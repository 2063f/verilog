==> flow/design.v <==
module Z16RegisterFile(
  input  wire           i_clk,       
  input  wire   [3:0]   i_rs1_addr,  
  output wire   [15:0]  o_rs1_data,  
  input  wire   [3:0]   i_rs2_addr,  
  output wire   [15:0]  o_rs2_data,  
  input  wire   [3:0]   i_rd_addr,   
  input  wire           i_rd_wen,    
  input  wire   [15:0]  i_rd_data    
);
  reg [15:0] mem[15:0];
  assign o_rs1_data = (i_rs1_addr == 4'h0) ? 16'h0000 : mem[i_rs1_addr];
  assign o_rs2_data = (i_rs2_addr == 4'h0) ? 16'h0000 : mem[i_rs2_addr];
  always @(posedge i_clk) begin
    if(i_rd_wen) begin
      mem[i_rd_addr]  <= i_rd_data;
    end else begin
      mem[i_rd_addr]  <= mem[i_rd_addr];
    end
  end
endmodule
# Step by step through the tools: Z16RegisterFile
# What the tools print for Z16RegisterFile, step after step.
# Line numbers count from 1 in the design file above.
# Operators: Yosys type, input widths -> output width; for muxes data width and select width s.
# Library cell names are shortened.
# The mark n/a stands for no value.
# setup
design	Z16RegisterFile
clk_port	i_clk
lib	sky130hd
lib_corner	tt_025C_1v80

# Word-level counts
# Yosys after proc, flatten, opt, wreduce and memory -nomap, before mapping. Enables and synchronous resets that opt folds into registers are not counted as muxes. Memory bits, and registers merged into a memory's read port (data or address), are not among the register bits. Print and check cells are not counted. Equal cells are merged and count once.
# Yosys's memory passes give these memory sizes; they may raise the number of words (mostly to a power of two), join words into wider ones and drop unused or constant bits.
# word_totals
reg_bits	0
ramBits	256
mem_count	1
in_bits	30
output_inout_bits	32
# mem_list
memory	words	word_bits	read_ports	write_ports	line_no	rtl
mem	16	16	2	1	11	reg [15:0] mem[15:0];
# classes
eq_ne	1
muxes	7
logic	1
reduce_and_logical	3
# ops
operator	n
$mux 16	5
$logic_not 4->1	2
$reduce_and 2->1	1
$mux 1	2
$ne 1x1->1 const B	1
$or 1x1->1	1

# Logic depth
# Longest topological path by Yosys (ltp), each cell counted once; first at word level (registers and memories cut), then after technology mapping (sequential cells cut; the memories' decode and read muxes count).
# depth
depth_word	3
abc_area	0
ltp_mapped	7
ltp_nobuf	4

# After synthesis
# Source: synth_stat.txt of the flow (Yosys; design flattened, memories mapped). It holds for the ABC_AREA given above (unset counts as 0); a run with the other value may have another netlist.
# Totals and module areas in this step are rounded.
# types
type	n
edfxtp_1	240
mux4_2	69
mux2i_1	77
mux2_2	31
a221oi_1	30
o221a_2	14
a21oi_1	27
a221o_1	13
a22oi_1	13
buf_4	13
buf_2	17
buf_6	5
clkbuf_1	14
nor2_1	14
nand2_1	8
nand2b_1	4
nor3_1	4
nor2b_1	3
# Not listed: further types 14, cells in them 17.
# synth_totals
stdcells	613
yosys_area_um2	11200
sequential_area_um2	7210
ff_cells	240
n_buf	51

# Worst setup path after synthesis
# OpenSTA on the mapped netlist: ideal clock, no wires. The path of least setup slack (recovery checks aside). Input and output delay are each 20% of the period. Register names are those of the netlist, which keeps one name where synthesis merged equal registers.
# synth_path
kind	in2out
start	in i_rs2_addr[1]
end	out o_rs2_data[12]
tclk_ns	2.89
input_delay_ns	0.578
output_delay_ns	0.578
arrival_ns	1.864
required_ns	2.312
slack_ns	0.448
path_delay_ns	1.286
stages	4
n_path_buf	2
period_less_setup_slack_ns	2.442
# "path_delay_ns" = arrival - input delay + setup time.
# A path that ends at an output port has no setup time.
# "stages" counts driving pins, that of a launching flip-flop among them; a cell with two outputs on the path counts twice.
# "period_less_setup_slack_ns" is the clock period less the worst setup slack; recovery checks do not enter. This is arithmetic on one report: input and output delays are still those of the set period (20% each).
# Between the ends stands the longest chain of elaborated cells between them, by number of cells; it is not shown to be the way that was timed. Of several equally long chains one is given.
# A line is the first line of the expression or statement that the cell stems from. Yosys adds cells for indexed reads and writes and turns some case tables into memories.
# The chain passes a memory read, where the word-level depth is cut; so it can be longer than that depth.
# synth_via
cell_sequence	buf_4 > clkbuf_1 > mux4_2 > o21ai_0
elab_chain_len	2
cone_cells	3
cone_lines	2
cone_classes	mux: 1; reduce/logical: 1; memory: 1
# synth_lines
element	line_no	rtl
start, declared	5	input  wire   [3:0]   i_rs2_addr,
$mem_v2 16x16	11	reg [15:0] mem[15:0];
$mux 16	13	assign o_rs2_data = (i_rs2_addr == 4'h0) ? 16'h0000 : mem[i_rs2_addr];
end, declared	6	output wire   [15:0]  o_rs2_data,

# Path in the finished layout
# Path of least setup slack in the final report of run 1 (OpenROAD, finished layout, wires in). Where an end is a register, its clock arrival counts in the times.
# layout_path
kind	in2out
start	in i_rs2_addr[3]
end	out o_rs2_data[13]
tclk_ns	2.77
input_delay_ns	0.55
output_delay_ns	0.55
arrival_ns	2.18
required_ns	2.22
slack_ns	0.04
stages	7
n_path_buf	4
# Between the ends stands the longest chain of elaborated cells between them, by number of cells; it is not shown to be the way that was timed. Of several equally long chains one is given.
# The chain passes a memory read, where the word-level depth is cut; so it can be longer than that depth.
# layout_via
cell_sequence	buf_4 > buf_6 > buf_8 > mux4_2 > mux2i_1 > a21oi_2 > dlygate4sd2_1
elab_chain_len	2
cone_cells	3
cone_lines	2
cone_classes	mux: 1; reduce/logical: 1; memory: 1
# layout_lines
element	line_no	rtl
start, declared	5	input  wire   [3:0]   i_rs2_addr,
$mem_v2 16x16	11	reg [15:0] mem[15:0];
$mux 16	13	assign o_rs2_data = (i_rs2_addr == 4'h0) ? 16'h0000 : mem[i_rs2_addr];
end, declared	6	output wire   [15:0]  o_rs2_data,

# Measured data: module Z16RegisterFile, platform sky130hd, 2 stored runs of the flow under differing settings, order arbitrary. Input and output delays are each 20% of the period that was set; the output load is 0.01 pF.
# "clock_period_reached_ns" is the run's clock period less its worst setup slack. It is reckoned from that one timing run; input and output delays stay at 20% of the period that was set.
# "worst_setup_path_time_ns" is the time allowed to the run's worst setup path (the clock period less input and output delay, where it has them) less its slack. Clock arrival times count: a late capture clock shortens it, a late launch clock lengthens it.
# "power.total_mw" is the tool's figure for a default switching activity; nothing was simulated.
# Measured values are rounded.
# Among the settings, - means not set for that run.
item,run 1,run 2
period_ns,2.77,2.41
CORE_UTILIZATION,30,40
PLACE_DENSITY_LB_ADDON,0.19,-
CELL_PAD_IN_SITES_GLOBAL_PLACEMENT,2,-
GPL_TIMING_DRIVEN,0,-
SLEW_MARGIN,25,20
MIN_ROUTING_LAYER,met1,-
MAX_ROUTING_LAYER,met5,-
CAP_MARGIN,20,20
CORE_MARGIN,2,2
SETUP_SLACK_MARGIN,-,0.19
timing.setup.tns_ns,0.000,-0.062
cell_area_final_um2,14300,14900
post_synth_area_um2,11200,11200
clock_period_reached_ns,2.734,2.467
hold_ws_ns,0.932,0.852
worst_setup_path_time_ns,1.63,1.98
timing.worst_path_kind,in2out,reg2out
total_die_area_um2,38900,29400
fin_ws_ns,0.036,-0.057
util_frac,0.39,0.537
power.total_mw,8.61,9.71
